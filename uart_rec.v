==> flow/design.v <==
`timescale 1ns / 1ps
module uart_rec(tx_reg,rst,clk,dout,rx_done,tick);
input tx_reg,rst,clk;
output [7:0]dout;
output rx_done,tick;
wire [7:0]dout;
reg rx_done;
parameter idle=2'b00,srt=2'b01,tra=2'b10,sp=2'b11;
wire tick;
wire [11:0]q;
reg [1:0]ns,ps;
reg [2:0]count;
reg [7:0]sbuf;
braudgenerator m1(clk,rst,q,tick);
always@(posedge clk)begin
if(rst)begin
ns=idle;
sbuf=8'hff;
end
else
ps=ns;
end
always@(*)begin
case(ps)
idle:begin
    if(tx_reg==0)
        ns=srt;
    end
srt:
    begin
    count=0;
    ns=tra;
    end
tra:
    begin
    if(tick)begin
    sbuf={tx_reg,sbuf[7:1]};
    if(count==7)begin
    ns=sp;
    end
    else
    count=count+1;
    end
    end
sp:
    begin
    if(tick)begin
    rx_done=1;
    ns=idle;
    end
    end
endcase
end
assign dout=sbuf;
endmodule
module braudgenerator(clk,rst,q,tick);
input clk,rst;
output reg [11:0]q;
output tick;
wire tick;
always@(posedge clk)begin
if((rst)||(q==2604))
q=0;
else 
q=q+1;
end
assign tick=(q==2604)?1:0;
endmodule
### Reports on uart_rec

The steps from the RTL of uart_rec to its reports follow in flow order.
Lines are those of the file above, counted from 1.
Library cell names are shortened.
The mark -- stands for no value.

| design | value |
|---|---|
| design top | uart_rec |
| clock | clk |
| library | sky130hd |
| timing corner | tt_025C_1v80 |

### Word-level counts

Yosys after proc, flatten, opt, wreduce and memory -nomap, before mapping. Enables and synchronous resets that opt folds into registers are not counted as muxes. Memory bits, and registers merged into a memory's read port (data or address), are not among the register bits. Print and check cells are not counted. Equal cells are merged and count once.

| cells by class | value |
|---|---|
| add/subtract/negate cells | 1 |
| equal/unequal tests | 1 |
| mux-type cells | 1 |
| reductions and logical operators | 1 |

Operator list:

| cell | count |
|---|---|
| 12-bit by 1-bit adder with 12-bit output with constant B | 1 |
| 12-bit == test with constant B | 1 |
| 1-bit logical OR | 1 |
| 1-bit two-way mux | 1 |

| word-level totals | value |
|---|---|
| flip-flop bits (word level) | 12 |
| input port bits | 3 |
| output and inout port bits | 10 |
| cells after elaboration | 5 |

### Depth

Longest topological path by Yosys (ltp), each cell counted once; first at word level (registers and memories cut), then after technology mapping (sequential cells cut; the memories' decode and read muxes count).

| depth | value |
|---|---|
| word-level depth | 2 |
| ABC_AREA | 0 |
| gate-level depth with buffers | 6 |
| depth with buffers taken out | 5 |

### Netlist

Source: synth_stat.txt of the flow (Yosys; design flattened, memories mapped). It holds for the ABC_AREA given above (unset counts as 0); a run with the other value may have another netlist.
The area totals of this step are shown rounded.

Cells by type:

| type | count | total area (µm²) |
|---|---|---|
| dfxtp_1 | 12 | 240.23 |
| buf_4 | 10 | 75.072 |
| a21oi_1 | 7 | 35.034 |
| ha_1 | 2 | 25.024 |
| nand3_1 | 5 | 25.024 |
| or3_1 | 4 | 25.024 |
| o31ai_1 | 3 | 22.522 |
| or4_1 | 3 | 22.522 |
| nand4_4 | 1 | 21.27 |
| o21ai_0 | 4 | 20.019 |
| nand4_1 | 3 | 18.768 |
| nor2_1 | 5 | 18.768 |
| xor2_1 | 2 | 17.517 |
| inv_1 | 4 | 15.014 |
| nand2_1 | 4 | 15.014 |
| o31ai_2 | 1 | 12.512 |
| nand4bb_1 | 1 | 11.261 |
| xnor2_1 | 1 | 8.758 |

Other cell types: 3; their cells: 3.

| synthesis totals | value |
|---|---|
| cells in the netlist | 75 |
| chip area (Yosys) | 0.000646 mm² |
| area of sequential cells | 0.00024 mm² |
| flip-flops | 12 |
| buffer cells | 10 |

The figures by module come from a second, unflattened synthesis with its own total; it is not the netlist above.

| second synthesis, totals | value |
|---|---|
| cells (unflattened synthesis) | 76 |
| area total of the unflattened synthesis | 0.000672 mm² |

Each row is one instance without its submodules.

Modules:

| module | instances | cells | area (mm²) | seq. area (mm²) |
|---|---|---|---|---|
| braudgenerator | 1 | 66 | 0.000601 | 0.00024 |
| uart_rec | 1 | 10 | 0.0000713 | 0 |

### Worst setup path after synthesis

Path of least setup slack by OpenSTA after synthesis, without wires, with an ideal clock, recovery checks aside; 20% of the period is set as input and as output delay. Where synthesis merged equal registers, the netlist keeps one of their names.

| timing path after synthesis | value |
|---|---|
| kind | register -> output |
| start point | register m1.q[7] |
| end point | output port tick |
| clock period | 1890 ps |
| external output delay | 378 ps |
| time at the first pin | 0 ps |
| arrival | 1036 ps |
| required time | 1512 ps |
| slack | 476 ps |
| path delay | 1036 ps |
| stages | 3 |
| buffers on the path | 0 |
| synthesis period reached | 1414 ps |

"path delay" is the arrival time less input delay plus setup time.
At an output port there is no setup time.
"stages": output pins that drive a net of the path, with the launching flip-flop's if there is one; two outputs of one cell count as two.
"synthesis period reached" is the clock period less the worst setup slack; recovery checks do not enter. This is arithmetic on one report: input and output delays are still those of the set period (20% each).
The rows between start and end are the longest chain of elaborated cells between them; the timing report does not say that the signal goes this way. Where chains are equally long, one stands for them.
Each line given opens the expression or statement behind the cell; cells for indexed reads and writes are added by Yosys, which also makes memories of some case tables.

| on the way, after synthesis | value |
|---|---|
| cells stage by stage | dfxtp_1 or3_1 nor3_1 |
| length of the longest elaborated chain | 2 |
| elaborated cells on any way between the ends | 2 |
| those cells by class | eq/ne: 1; mux: 1 |

Ends and longest elaborated chain, after synthesis:

| what | line | text |
|---|---|---|
| start: declaration | 58 | `output reg [11:0]q;` |
| start: assignment | 63 | `q=0;` |
| start: assignment | 65 | `q=q+1;` |
| 12-bit == test | 67 | `assign tick=(q==2604)?1:0;` |
| 1-bit two-way mux | 67 |  |
| end: declaration | 5 | `output rx_done,tick;` |

### Timing after layout

From the final timing report of record 1: the path of least setup slack in the routed layout; clock arrival at registers is part of the times.
The path's times are printed in steps of 10 ps; the period is the one set.

| timing path post-layout | value |
|---|---|
| kind | register -> output |
| start point | register m1.q[0] |
| end point | output port tick |
| clock period | 1720 ps |
| external output delay | 340 ps |
| time at the first pin | 280 ps |
| arrival | 1260 ps |
| required time | 1380 ps |
| slack | 120 ps |
| stages | 6 |
| buffers on the path | 1 |

The rows between start and end are the longest chain of elaborated cells between them; the timing report does not say that the signal goes this way. Where chains are equally long, one stands for them.

| on the way, post-layout | value |
|---|---|
| cells stage by stage | dfxtp_1 inv_1 ha_1 nand4_1 nor3_2 buf_2 |
| length of the longest elaborated chain | 2 |
| elaborated cells on any way between the ends | 2 |
| those cells by class | eq/ne: 1; mux: 1 |

Ends and longest elaborated chain, post-layout:

| what | line | text |
|---|---|---|
| start: declaration | 58 | `output reg [11:0]q;` |
| start: assignment | 63 | `q=0;` |
| start: assignment | 65 | `q=q+1;` |
| 12-bit == test | 67 | `assign tick=(q==2604)?1:0;` |
| 1-bit two-way mux | 67 |  |
| end: declaration | 5 | `output rx_done,tick;` |

Subject: uart_rec on sky130hd, stored results

Hello all,

Record of 2 stored runs of the RTL-to-layout flow on uart_rec, platform sky130hd. The runs are unordered. Constraints: input delay and output delay 20% of the set period each, output load 0.01 pF.
"clock period reached" means the clock period less the worst setup slack. The figure is calculated, with input and output delays left at 20% of the set period.
"critical setup path time" means the part of the period allowed to the worst setup path (the constraints hold back 20% at inputs and 20% at outputs) less its slack; where the path has registers, the arrival times of their clocks count too.
"total power after layout" rests on the timing tool's default activity at the inputs, not on a simulated workload.
"critical setup path time" is given in steps of 10 ps.
The results are shown rounded.

## Record 1

==> flow/run.sh <==
#!/bin/bash
# the make line also repeats the synthesis and layout settings of config.mk as NAME=value (left out here)
make -C /OpenROAD-flow-scripts/flow DESIGN_CONFIG=/design/flow/config.mk WORK_HOME=/design/flow/orfs CLKGATE_MAP_FILE= finish
==> flow/config.mk <==
export PLATFORM = sky130hd
export DESIGN_NAME = uart_rec
export DESIGN_NICKNAME = uart_rec
export VERILOG_FILES = /design/flow/design.v
export SDC_FILE = /design/flow/constraint.sdc
export NUM_CORES = 4
export LEC_CHECK = 0
export CAP_MARGIN = 20
export CELL_PAD_IN_SITES_DETAIL_PLACEMENT = 0
export CORE_MARGIN = 7
export CORE_UTILIZATION = 45
export CTS_CLUSTER_DIAMETER = 139
export CTS_CLUSTER_SIZE = 12
export MIN_ROUTING_LAYER = met1
export SETUP_SLACK_MARGIN = 0.09
export SLEW_MARGIN = 20
==> flow/constraint.sdc <==
create_clock -name core_clock -period 1.72 [get_ports {clk}]
set_input_delay 0.3440 -clock core_clock [delete_from_list [all_inputs] [get_ports {clk}]]
set_output_delay 0.3440 -clock core_clock [all_outputs]
set_load 0.01 [all_outputs]

| result of record 1 | value |
|---|---|
| final setup TNS | 0 ps |
| total die area | 0.00269 mm² |
| synthesis area | 0.000646 mm² |
| worst hold slack after layout | 490 ps |
| standard-cell area of the final layout | 0.000778 mm² |
| clock period reached | 1605 ps |
| post-layout utilization | 59.1% |
| worst setup slack after layout | 115 ps |
| critical setup path time | 1260 ps |
| critical path type | register -> output |
| total power after layout | 561 uW |

## Record 2

==> flow/run.sh <==
#!/bin/bash
# the make line also repeats the synthesis and layout settings of config.mk as NAME=value (left out here)
make -C /OpenROAD-flow-scripts/flow DESIGN_CONFIG=/design/flow/config.mk WORK_HOME=/design/flow/orfs CLKGATE_MAP_FILE= finish
==> flow/config.mk <==
export PLATFORM = sky130hd
export DESIGN_NAME = uart_rec
export DESIGN_NICKNAME = uart_rec
export VERILOG_FILES = /design/flow/design.v
export SDC_FILE = /design/flow/constraint.sdc
export NUM_CORES = 4
export LEC_CHECK = 0
export CAP_MARGIN = 0
export CORE_MARGIN = 2
export CORE_UTILIZATION = 61
export GPL_ROUTABILITY_DRIVEN = 0
export GPL_TIMING_DRIVEN = 0
export PLACE_DENSITY_LB_ADDON = 0.02
export SETUP_SLACK_MARGIN = -0.08
export SLEW_MARGIN = 20
==> flow/constraint.sdc <==
create_clock -name core_clock -period 1.51 [get_ports {clk}]
set_input_delay 0.3020 -clock core_clock [delete_from_list [all_inputs] [get_ports {clk}]]
set_output_delay 0.3020 -clock core_clock [all_outputs]
set_load 0.01 [all_outputs]

| result of record 2 | value |
|---|---|
| standard-cell area of the final layout | 0.00081 mm² |
| critical setup path time | 1310 ps |
| critical path type | register -> output |
| total power after layout | 615 uW |
| post-layout utilization | 84.0% |
| total die area | 0.00133 mm² |
| worst setup slack after layout | -106 ps |
| synthesis area | 0.000646 mm² |
| worst hold slack after layout | 502 ps |
| clock period reached | 1616 ps |
| final setup TNS | -630 ps |

Thanks
